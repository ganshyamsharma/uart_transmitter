==> flow/design.v <==
module uart_tx #(parameter clk_per_bit = 10417)  
(
	input i_clk, i_tx_start,
	input [7:0] i_tx_byte,
	output o_tx_busy, o_tx_done, 
	output reg o_tx_serial_data 
);
	reg [7:0] r_byte_data;
	reg [2:0] r_state = 0, r_next_state;
	reg [$clog2(clk_per_bit)-1 : 0] r_clk_count = 0;
	reg [3:0] r_bit_index = 0;
	localparam s_idle = 3'd0;
	localparam s_tx_start_bit = 3'd1;
	localparam s_tx_data = 3'd2;
	localparam s_tx_stop_bit = 3'd3;
	localparam s_final = 3'd4;
	always @(*) begin
		case(r_state)
			s_idle:
				begin
					r_next_state = i_tx_start ? s_tx_start_bit : s_idle;
				end
			s_tx_start_bit:
				begin
					r_next_state = (r_clk_count == clk_per_bit-1) ? s_tx_data : s_tx_start_bit;
				end
			s_tx_data:
				begin
					r_next_state = (r_bit_index == 8) ? s_tx_stop_bit : s_tx_data;
				end
			s_tx_stop_bit:
				begin
					r_next_state = (r_clk_count == clk_per_bit-1) ? s_final : s_tx_stop_bit;
				end
			s_final:
				begin
					r_next_state = s_idle;
				end
			default: 
				begin
					r_next_state = s_idle;
				end
		endcase
	end
	always @(posedge i_clk) begin
		r_state <= r_next_state;
		case(r_state)
			s_tx_start_bit:
				begin	
				    o_tx_serial_data <= 1'b0;	
				    r_byte_data <= i_tx_byte;								
					if(r_clk_count == clk_per_bit-1) begin
						r_clk_count <= 0;					
					end
					else
						r_clk_count <= r_clk_count + 1;
				end
			s_tx_data:
				begin
					if(r_bit_index < 8) begin
						if(r_clk_count == clk_per_bit-1) begin
							r_bit_index <= r_bit_index + 1;
							r_clk_count <= 0;
						end
						else begin
							r_clk_count <= r_clk_count + 1;
							o_tx_serial_data <= r_byte_data[r_bit_index];
						end
					end
					else
						r_bit_index <= 0;	
				end
			s_tx_stop_bit:
				begin
					o_tx_serial_data <= 1;
					if(r_clk_count == clk_per_bit-1)
						r_clk_count <= 0;
					else
						r_clk_count <= r_clk_count + 1;
				end
	endcase
	end
	assign o_tx_busy = (r_state == s_tx_start_bit) | (r_state == s_tx_data) | (r_state == s_tx_stop_bit) | (r_state == s_final);
	assign o_tx_done = (r_state == s_final);
endmodule
# [Tool chain data of uart_tx]
# The steps from the RTL of uart_tx to its reports follow in flow order.
# Lines are those of the file above, counted from 1.
# Operators carry their Yosys type and port widths (W data, S select, Z words).
# Library cell names are shortened.
# Not given: -
[inputs] top="uart_tx" clock_port="i_clk" cell_library="sky130hd" lib_corner="tt_025C_1v80"

# [Word-level counts]
# Yosys after proc, flatten, opt, wreduce and memory -nomap, before mapping. Memory bits, and registers merged into a memory's read port (data or address), are not among the register bits. Print and check cells are not counted. Equal cells are merged and count once.
[op_classes] eq_ne=9 mux=12 cmp=1 shifts=1 bitwise=3 reduce_and_logical=6 n_addsub=2
[op_table] operator="$pmux W14 S2" count=1
[op_table] operator="$mux W14" count=2
[op_table] operator="$add A14 B1 Y14 const B" count=1
[op_table] operator="$eq A14 B14 Y1 const B" count=1
[op_table] operator="$pmux W3 S4" count=1
[op_table] operator="$shiftx A8 B4 Y1" count=1
[op_table] operator="$eq A3 B2 Y1 const B" count=2
[op_table] operator="$ne A2 B2 Y1 const B" count=2
[op_table] operator="$reduce_and A2 Y1" count=2
[op_table] operator="$add A4 B1 Y4 const B" count=1
[op_table] operator="$lt A4 B4 Y1 const B" count=1
[op_table] operator="$eq A4 B4 Y1 const B" count=1
[op_table] operator="$mux W4" count=1
[op_table] operator="$mux W1" count=4
[op_table] operator="$or A1 B1 Y1" count=3
[op_table] operator="$eq A3 B1 Y1 const B" count=1
[op_table] operator="$eq A3 B3 Y1 const B" count=1
[op_table] operator="$logic_not A3 Y1" count=1
[op_table] operator="$reduce_and A3 Y1" count=1
[op_table] operator="$reduce_bool A3 Y1" count=1
[op_table] operator="$pmux W1 S3" count=1
[op_table] operator="$mux W3" count=1
[op_table] operator="$ne A2 B1 Y1 const B" count=1
[op_table] operator="$reduce_or A2 Y1" count=1
[op_table] operator="$mux W2" count=1
[word_totals] ff_bits=30 elab_cells=39 output_inout_bits=3 input_bits=10

# [Longest topological paths]
# Yosys ltp: most cells in a row. Word level: on the elaborated netlist, between registers, memories and ports. Mapped: between sequential cells and ports; inverters and the memories' decode and read muxes count.
[depth] ltp_word=4 ABC_AREA=0 depth_mapped=7 ltp_nobuf=6

# [Synthesis result]
# Source: synth_stat.txt of the flow (Yosys; design flattened, memories mapped). It holds for the ABC_AREA given above (unset counts as 0); a run with the other value may have another netlist.
[synth_totals] sequential_area_um2=870.8 buf_cells=3 stdcells=122 area_um2=1481.4 ff_cells=30
[types] cell="edfxtp_1" count=27 type_area_um2=810.778
[types] cell="nor2_1" count=18 type_area_um2=67.565
[types] cell="xor2_1" count=7 type_area_um2=61.309
[types] cell="dfxtp_1" count=3 type_area_um2=60.058
[types] cell="ha_1" count=4 type_area_um2=50.048
[types] cell="mux4_2" count=2 type_area_um2=45.043
[types] cell="xnor2_1" count=5 type_area_um2=43.792
[types] cell="nand3_1" count=7 type_area_um2=35.034
[types] cell="nor3_1" count=7 type_area_um2=35.034
[types] cell="nor3_2" count=2 type_area_um2=20.019
[types] cell="and2_1" count=3 type_area_um2=18.768
[types] cell="inv_1" count=5 type_area_um2=18.768
[types] cell="nand2_1" count=5 type_area_um2=18.768
[types] cell="and4_1" count=2 type_area_um2=17.517
[types] cell="nor3b_1" count=2 type_area_um2=15.014
[types] cell="nand4_1" count=2 type_area_um2=12.512
[types] cell="nor2b_1" count=2 type_area_um2=12.512
[types] cell="and3_4" count=1 type_area_um2=11.261
# Not listed: further types 16, cells in them 18.

# [Path before layout]
# OpenSTA on the mapped netlist: ideal clock, no wires. The path of least setup slack (recovery checks aside). Input and output delay are each 20% of the period. Register names are those of the netlist, which keeps one name where synthesis merged equal registers.
[synth_path] kind="register to register" start="register r_clk_count[0]" end="register r_bit_index[0]" required_ns=2.187 launch_ns=0.000 n_path_buf=1 path_stages=8 setup_ns=0.333 path_slack_ns=0.704 clock_period_ns=2.52 arrival_ns=1.484 path_delay_ns=1.817 synth_period_reached_ns=1.816
# "path_delay_ns" is the arrival time less input delay plus setup time.
# "path_stages" counts driving pins, that of a launching flip-flop among them; a cell with two outputs on the path counts twice.
# "synth_period_reached_ns" = period - worst setup slack (recovery checks aside). The figure is calculated, with input and output delays left at 20% of the set period.
# The rows between start and end are the longest chain of elaborated cells between them; the timing report does not say that the signal goes this way. Where chains are equally long, one stands for them.
# Each line given opens the expression or statement behind the cell; cells for indexed reads and writes are added by Yosys, which also makes memories of some case tables.
# A register here has more assigning lines than the two given.
# The path ends at the enable pin of a flip-flop; only ways to that pin are counted.
[synth_via] cell_sequence="edfxtp_1 > inv_1 > ha_1 > nor4bb_1 > and4_1 > buf_2 > nor2_1 > nor3_2" elab_chain_len=3 cone_cells=3 classes_between="eq/ne: 2; reduce/logical: 1"
[synth_rtl] item="start, declared" line_no=10 source="reg [$clog2(clk_per_bit)-1 : 0] r_clk_count = 0;"
[synth_rtl] item="start, assigned" line_no=56 source="r_clk_count <= r_clk_count + 1;"
[synth_rtl] item="start, assigned" line_no=66 source="r_clk_count <= r_clk_count + 1;"
[synth_rtl] item="$eq A14 B14 Y1" line_no=61 source="if(r_clk_count == clk_per_bit-1) begin"
[synth_rtl] item="$ne A2 B1 Y1"
[synth_rtl] item="$reduce_and A2 Y1"
[synth_rtl] item="end, assigned" line_no=62 source="r_bit_index <= r_bit_index + 1;"
[synth_rtl] item="end, assigned" line_no=71 source="r_bit_index <= 0;"
[synth_rtl] item="end, declared" line_no=11 source="reg [3:0] r_bit_index = 0;"

# [Worst path after layout]
# From the final timing report of run A: the path of least setup slack in the routed layout; clock arrival at registers is part of the times.
[layout_path] kind="register to output" start="register r_state[1]" end="output port o_tx_busy" launch_ns=0.28 clock_period_ns=2.14 required_ns=1.71 out_delay_ns=0.43 path_stages=4 path_slack_ns=0.15 arrival_ns=1.56 n_path_buf=1
# The rows between start and end are the longest chain of elaborated cells between them; the timing report does not say that the signal goes this way. Where chains are equally long, one stands for them.
[layout_via] cell_sequence="dfxtp_1 > nor2_1 > xnor2_1 > clkdlybuf4s50_1" elab_chain_len=4 cone_cells=7 classes_between="eq/ne: 4; logic: 3"
[layout_rtl] item="start, declared" line_no=9 source="reg [2:0] r_state = 0, r_next_state;"
[layout_rtl] item="start, assigned" line_no=46 source="r_state <= r_next_state;"
[layout_rtl] item="$eq A3 B1 Y1" line_no=83 source="assign o_tx_busy = (r_state == s_tx_start_bit) | (r_state == s_tx_data) | (r_state == s_tx_stop_bit) | (r_stat ..."
[layout_rtl] item="$or A1 B1 Y1 (3 in a row)" line_no=83
[layout_rtl] item="end, declared" line_no=5 source="output o_tx_busy, o_tx_done,"

FLOW RESULTS
============

Stored flow runs of uart_tx (2 of them; Yosys, OpenROAD, sky130hd). They differ in their settings and are not a sequence. Constraints: input delay and output delay 20% of the set period each, output load 0.01 pF.
"period_less_ws_ns" means the clock period less the worst setup slack. The figure is calculated, with input and output delays left at 20% of the set period.
"timing.worst_path_ns" means the part of the period allowed to the worst setup path (the constraints hold back 20% at inputs and 20% at outputs) less its slack; where the path has registers, the arrival times of their clocks count too.
By "power_total_uw" is meant OpenSTA's value without simulated activity: inputs other than the clock are taken to toggle once in ten clock periods, and the tool carries that through the logic.

[flow] run A: files
==> flow/run.sh <==
#!/bin/bash
# the make line also repeats the synthesis and layout settings of config.mk as NAME=value (left out here)
make -C /OpenROAD-flow-scripts/flow DESIGN_CONFIG=/design/flow/config.mk WORK_HOME=/design/flow/orfs CLKGATE_MAP_FILE= finish
==> flow/config.mk <==
export PLATFORM = sky130hd
export DESIGN_NAME = uart_tx
export DESIGN_NICKNAME = uart_tx
export VERILOG_FILES = /design/flow/design.v
export SDC_FILE = /design/flow/constraint.sdc
export NUM_CORES = 4
export LEC_CHECK = 0
export CAP_MARGIN = 20
export CELL_PAD_IN_SITES_DETAIL_PLACEMENT = 2
export CELL_PAD_IN_SITES_GLOBAL_PLACEMENT = 2
export CORE_ASPECT_RATIO = 0.6
export CORE_MARGIN = 2
export CORE_UTILIZATION = 23
export CTS_CLUSTER_DIAMETER = 179
export GPL_TIMING_DRIVEN = 1
export HOLD_SLACK_MARGIN = -0.0
export MAX_ROUTING_LAYER = met5
export MIN_ROUTING_LAYER = met2
export PLACE_DENSITY_LB_ADDON = 0.03
export SLEW_MARGIN = 10
export TNS_END_PERCENT = 20
==> flow/constraint.sdc <==
create_clock -name core_clock -period 2.14 [get_ports {i_clk}]
set_input_delay 0.4280 -clock core_clock [delete_from_list [all_inputs] [get_ports {i_clk}]]
set_output_delay 0.4280 -clock core_clock [all_outputs]
set_load 0.01 [all_outputs]

[flow] run A: metrics
[metrics] power_total_uw = 1818
[metrics] utilization_pct = 29.7
[metrics] cell_area_final_um2 = 1833.0
[metrics] post_synth_area_um2 = 1481.4
[metrics] tns_setup_ns = 0.000
[metrics] timing.worst_path_ns = 1.56
[metrics] critical_path_kind = register to output
[metrics] setup_ws_ns = 0.153
[metrics] final_hold_ws_ns = 0.607
[metrics] dieArea_um2 = 7120.0
[metrics] period_less_ws_ns = 1.987

[flow] run B: files
==> flow/run.sh <==
#!/bin/bash
# the make line also repeats the synthesis and layout settings of config.mk as NAME=value (left out here)
make -C /OpenROAD-flow-scripts/flow DESIGN_CONFIG=/design/flow/config.mk WORK_HOME=/design/flow/orfs CLKGATE_MAP_FILE= finish
==> flow/config.mk <==
export PLATFORM = sky130hd
export DESIGN_NAME = uart_tx
export DESIGN_NICKNAME = uart_tx
export VERILOG_FILES = /design/flow/design.v
export SDC_FILE = /design/flow/constraint.sdc
export NUM_CORES = 4
export LEC_CHECK = 0
export CAP_MARGIN = 20
export CORE_MARGIN = 2
export CORE_UTILIZATION = 64
export SLEW_MARGIN = 20
==> flow/constraint.sdc <==
create_clock -name core_clock -period 2.07 [get_ports {i_clk}]
set_input_delay 0.4140 -clock core_clock [delete_from_list [all_inputs] [get_ports {i_clk}]]
set_output_delay 0.4140 -clock core_clock [all_outputs]
set_load 0.01 [all_outputs]

[flow] run B: metrics
[metrics] power_total_uw = 1658
[metrics] utilization_pct = 78.0
[metrics] cell_area_final_um2 = 1709.1
[metrics] post_synth_area_um2 = 1481.4
[metrics] tns_setup_ns = 0.000
[metrics] timing.worst_path_ns = 1.55
[metrics] critical_path_kind = register to output
[metrics] setup_ws_ns = 0.109
[metrics] final_hold_ws_ns = 0.542
[metrics] dieArea_um2 = 2715.4
[metrics] period_less_ws_ns = 1.961
